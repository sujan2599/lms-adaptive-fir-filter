==> flow/design.v <==
`timescale 1ns / 1ps
module filt_weight_update( clk,rst,xd0,xd1,xd2,xd3,hn0,hn1,hn2,hn3, errr);
    input signed [9:0] errr;
    input clk,rst;
    input signed [7:0] xd0, xd1, xd2, xd3;
    output reg signed [7:0] hn0, hn1, hn2, hn3;
    always@( posedge clk or posedge rst)
    begin
    if(rst)
        begin
         hn0 <= 8'd1;
         hn1 <= 8'd1;
         hn2 <= 8'd1;
         hn3 <= 8'd1;
        end
     else
        begin
         hn0 <= hn0 + (((errr*xd0)>>>4) - ((errr*xd0)>>>6));
         hn1 <= hn1 + (((errr*xd1)>>>4) - ((errr*xd1)>>>6));
         hn2 <= hn2 + (((errr*xd2)>>>4) - ((errr*xd2)>>>6));
         hn3 <= hn3 + (((errr*xd3)>>>4) - ((errr*xd3)>>>6));
        end
    end
endmodule
=== Tool chain data of filt_weight_update ===
Tool output for the design above, in the order of the flow.
Lines are those of the file above, counted from 1.
A cell with -- has no value.

* Design top: filt_weight_update
* Clock: clk
* Library: sky130hd
* Corner: tt_025C_1v80

=== Word-level counts ===
Counts by Yosys on the flattened word-level netlist (proc, flatten, opt, wreduce; memories kept). Register bits leave out memories and registers merged into their read ports (data or address); mux counts leave out enables and synchronous resets folded into registers. Print and check cells are left out. Cells with the same type and inputs are merged into one.

* Flip-flop bits (word level): 32
* Input bits: 44
* Output and inout bits: 32
* Elaborated cells: 16

* $add $sub $neg: 8
* Multiply operators: 4

{| class="wikitable"
|+ Operators with widths
! cell !! number
|-
| 10-bit by 8-bit multiplier with 10-bit output || 4
|-
| 8-bit by 7-bit adder with 8-bit output || 4
|-
| 6-bit by 4-bit subtractor with 7-bit output || 4
|}

=== Depth ===
Longest topological path by Yosys (ltp), each cell counted once; first at word level (registers and memories cut), then after technology mapping (sequential cells cut; the memories' decode and read muxes count).

* Word-level depth: 3
* ABC_AREA: 0
* Gate-level depth with buffers: 26

=== Netlist ===
Source: synth_stat.txt of the flow (Yosys; design flattened, memories mapped). It holds for the ABC_AREA given above (unset counts as 0); a run with the other value may have another netlist.
Totals and module areas in this step are rounded.

* Cells in the netlist: 925
* Synthesis area: 0.00822 mm²
* Mapped flip-flops: 32
* Buffer cells: 17

{| class="wikitable"
|+ Cell types
! cell !! number !! area in all (µm²)
|-
| sky130_fd_sc_hd__fa_1 || 112 || 2242.15
|-
| sky130_fd_sc_hd__ha_1 || 120 || 1501.44
|-
| sky130_fd_sc_hd__inv_1 || 241 || 904.618
|-
| sky130_fd_sc_hd__dfrtp_1 || 28 || 700.672
|-
| sky130_fd_sc_hd__and2_1 || 111 || 694.416
|-
| sky130_fd_sc_hd__xnor2_1 || 73 || 639.363
|-
| sky130_fd_sc_hd__nand2_1 || 62 || 232.723
|-
| sky130_fd_sc_hd__xor2_1 || 22 || 192.685
|-
| sky130_fd_sc_hd__a21o_1 || 18 || 135.13
|-
| sky130_fd_sc_hd__a21oi_1 || 21 || 105.101
|-
| sky130_fd_sc_hd__dfstp_2 || 4 || 105.101
|-
| sky130_fd_sc_hd__nand2b_1 || 13 || 81.328
|-
| sky130_fd_sc_hd__xnor2_2 || 5 || 81.328
|-
| sky130_fd_sc_hd__nor2_1 || 19 || 71.318
|-
| sky130_fd_sc_hd__xnor3_1 || 3 || 67.565
|-
| sky130_fd_sc_hd__nor2b_1 || 9 || 56.304
|-
| sky130_fd_sc_hd__clkbuf_1 || 14 || 52.55
|-
| sky130_fd_sc_hd__and2_2 || 6 || 45.043
|}

Not listed: further types 19, cells in them 44.

=== Timing after synthesis ===
OpenSTA on the mapped netlist: ideal clock, no wires. The path of least setup slack (recovery checks aside). Input and output delay are each 20% of the period. Register names are those of the netlist, which keeps one name where synthesis merged equal registers.

* Path type: in2reg
* Start: in errr[2]
* End: reg hn0[7]
* Clock period: 7340 ps
* External input delay: 1468 ps
* Library setup time: 80 ps
* Data arrival time: 6858 ps
* Setup slack: 402 ps
* Delay of the path: 5470 ps
* Stages on the path: 21
* Synthesis period reached: 6938 ps

"delay of the path" = arrival - input delay + setup time.
"stages on the path": output pins that drive a net of the path, with the launching flip-flop's if there is one; two outputs of one cell count as two.
"synthesis period reached" = period - worst setup slack (recovery checks aside). The figure is calculated, with input and output delays left at 20% of the set period.
The rows between start and end are the longest chain of elaborated cells between them; the timing report does not say that the signal goes this way. Where chains are equally long, one stands for them.
A line is the first line of the expression or statement that the cell stems from. Yosys adds cells for indexed reads and writes and turns some case tables into memories.

* Cells stage by stage: sky130_fd_sc_hd__clkbuf_1 -> sky130_fd_sc_hd__clkbuf_1 -> sky130_fd_sc_hd__nand2_1 -> sky130_fd_sc_hd__fa_1 -> sky130_fd_sc_hd__fa_1 -> sky130_fd_sc_hd__inv_1 -> sky130_fd_sc_hd__fa_1 -> sky130_fd_sc_hd__inv_1 -> sky130_fd_sc_hd__fa_1 -> sky130_fd_sc_hd__inv_1 -> sky130_fd_sc_hd__ha_1 -> sky130_fd_sc_hd__o21ai_0 -> sky130_fd_sc_hd__o21bai_1 -> sky130_fd_sc_hd__a21oi_1 -> sky130_fd_sc_hd__xnor3_1 -> sky130_fd_sc_hd__ha_1 -> sky130_fd_sc_hd__or4_1 -> sky130_fd_sc_hd__ha_1 -> sky130_fd_sc_hd__o21a_1 -> sky130_fd_sc_hd__o41ai_1 -> sky130_fd_sc_hd__xnor2_1
* Cells in the longest elaborated chain: 3
* Elaborated cells between the ends (all ways): 3
* Source lines of those cells: 1
* Classes of those cells: add/sub (2); mul (1)

{| class="wikitable"
|+ Ends and longest elaborated chain, post-synthesis
! what !! line !! text
|-
| from (decl) || 3 || <nowiki>input signed [9:0] errr;</nowiki>
|-
| 10-bit by 8-bit multiplier with 10-bit output || 18 || <nowiki>hn0 <= hn0 + (((errr*xd0)>>>4) - ((errr*xd0)>>>6));</nowiki>
|-
| 6-bit by 4-bit subtractor with 7-bit output || 18 ||
|-
| 8-bit by 7-bit adder with 8-bit output || 18 ||
|-
| to (assign) || 11 || <nowiki>hn0 <= 8'd1;</nowiki>
|-
| to (assign) || 18 ||
|-
| to (decl) || 6 || <nowiki>output reg signed [7:0] hn0, hn1, hn2, hn3;</nowiki>
|}

=== Timing after layout ===
From the final timing report of run 1: the path of least setup slack in the routed layout; clock arrival at registers is part of the times.
The path's times are printed in steps of 10 ps; the period is the one set.

* Path type: in2reg
* Start: in errr[3]
* End: reg hn0[7]
* Clock period: 11300 ps
* External input delay: 2260 ps
* Library setup time: 70 ps
* Data arrival time: 8740 ps
* Setup slack: 2770 ps
* Stages on the path: 21

The rows between start and end are the longest chain of elaborated cells between them; the timing report does not say that the signal goes this way. Where chains are equally long, one stands for them.

* Cells stage by stage: sky130_fd_sc_hd__clkdlybuf4s50_1 -> sky130_fd_sc_hd__and2_1 -> sky130_fd_sc_hd__fa_1 -> sky130_fd_sc_hd__inv_1 -> sky130_fd_sc_hd__fa_1 -> sky130_fd_sc_hd__inv_1 -> sky130_fd_sc_hd__fa_1 -> sky130_fd_sc_hd__inv_1 -> sky130_fd_sc_hd__fa_1 -> sky130_fd_sc_hd__inv_1 -> sky130_fd_sc_hd__ha_1 -> sky130_fd_sc_hd__o21ai_0 -> sky130_fd_sc_hd__o21bai_1 -> sky130_fd_sc_hd__a21oi_1 -> sky130_fd_sc_hd__xnor3_1 -> sky130_fd_sc_hd__ha_1 -> sky130_fd_sc_hd__or4_1 -> sky130_fd_sc_hd__ha_1 -> sky130_fd_sc_hd__o21a_1 -> sky130_fd_sc_hd__o41ai_1 -> sky130_fd_sc_hd__xnor2_1
* Cells in the longest elaborated chain: 3
* Elaborated cells between the ends (all ways): 3
* Source lines of those cells: 1
* Classes of those cells: add/sub (2); mul (1)

{| class="wikitable"
|+ Ends and longest elaborated chain, after layout
! what !! line !! text
|-
| from (decl) || 3 || <nowiki>input signed [9:0] errr;</nowiki>
|-
| 10-bit by 8-bit multiplier with 10-bit output || 18 || <nowiki>hn0 <= hn0 + (((errr*xd0)>>>4) - ((errr*xd0)>>>6));</nowiki>
|-
| 6-bit by 4-bit subtractor with 7-bit output || 18 ||
|-
| 8-bit by 7-bit adder with 8-bit output || 18 ||
|-
| to (assign) || 11 || <nowiki>hn0 <= 8'd1;</nowiki>
|-
| to (assign) || 18 ||
|-
| to (decl) || 6 || <nowiki>output reg signed [7:0] hn0, hn1, hn2, hn3;</nowiki>
|}

Measured data: module filt_weight_update, platform sky130hd, 2 stored runs of the flow under differing settings, order arbitrary. Input and output delays are each 20% of the period that was set; the output load is 0.01 pF.
"achieved clock period" = clock period - worst setup slack. The figure is calculated, with input and output delays left at 20% of the set period.
"worst setup path time" means the part of the period allowed to the worst setup path (the constraints hold back 20% at inputs and 20% at outputs) less its slack; where the path has registers, the arrival times of their clocks count too.
"worst setup path time" is given in steps of 10 ps.
The measured numbers are rounded.

Run 1
==> flow/run.sh <==
#!/bin/bash
# the make line also repeats the synthesis and layout settings of config.mk as NAME=value (left out here)
make -C /OpenROAD-flow-scripts/flow DESIGN_CONFIG=/design/flow/config.mk WORK_HOME=/design/flow/orfs CLKGATE_MAP_FILE= finish
==> flow/config.mk <==
export PLATFORM = sky130hd
export DESIGN_NAME = filt_weight_update
export DESIGN_NICKNAME = filt_weight_update
export VERILOG_FILES = /design/flow/design.v
export SDC_FILE = /design/flow/constraint.sdc
export NUM_CORES = 4
export LEC_CHECK = 0
export CAP_MARGIN = 20
export CELL_PAD_IN_SITES_DETAIL_PLACEMENT = 0
export CORE_MARGIN = 10
export CORE_UTILIZATION = 60
export GPL_ROUTABILITY_DRIVEN = 0
export MIN_ROUTING_LAYER = met1
export PLACE_DENSITY = 0.46
export SLEW_MARGIN = 10
==> flow/constraint.sdc <==
create_clock -name core_clock -period 11.3 [get_ports {clk}]
set_input_delay 2.2600 -clock core_clock [delete_from_list [all_inputs] [get_ports {clk}]]
set_output_delay 2.2600 -clock core_clock [all_outputs]
set_load 0.01 [all_outputs]

==> results of run 1 <==
chip area after synthesis (Yosys): 0.00822 mm²
die area: 0.0188 mm²
standard-cell area of the final layout: 0.00929 mm²
utilization: 69.6 %
worst setup slack after layout: 2770 ps
total negative slack: 0 ps
worst hold slack: 600 ps
achieved clock period: 8535 ps
worst setup path time: 6270 ps
worst setup path kind: in2reg

Run 2
==> flow/run.sh <==
#!/bin/bash
# the make line also repeats the synthesis and layout settings of config.mk as NAME=value (left out here)
make -C /OpenROAD-flow-scripts/flow DESIGN_CONFIG=/design/flow/config.mk WORK_HOME=/design/flow/orfs CLKGATE_MAP_FILE= finish
==> flow/config.mk <==
export PLATFORM = sky130hd
export DESIGN_NAME = filt_weight_update
export DESIGN_NICKNAME = filt_weight_update
export VERILOG_FILES = /design/flow/design.v
export SDC_FILE = /design/flow/constraint.sdc
export NUM_CORES = 4
export LEC_CHECK = 0
export CAP_MARGIN = 20
export CORE_MARGIN = 2
export CORE_UTILIZATION = 53
export MAX_ROUTING_LAYER = met5
export PLACE_DENSITY_LB_ADDON = 0.23
export SETUP_SLACK_MARGIN = 0.87
export SLEW_MARGIN = 20
export TNS_END_PERCENT = 20
==> flow/constraint.sdc <==
create_clock -name core_clock -period 13.5 [get_ports {clk}]
set_input_delay 2.7000 -clock core_clock [delete_from_list [all_inputs] [get_ports {clk}]]
set_output_delay 2.7000 -clock core_clock [all_outputs]
set_load 0.01 [all_outputs]

==> results of run 2 <==
chip area after synthesis (Yosys): 0.00822 mm²
die area: 0.0165 mm²
standard-cell area of the final layout: 0.0093 mm²
utilization: 61.2 %
worst setup slack after layout: 4570 ps
total negative slack: 0 ps
worst hold slack: 596 ps
achieved clock period: 8932 ps
worst setup path time: 6230 ps
worst setup path kind: in2reg
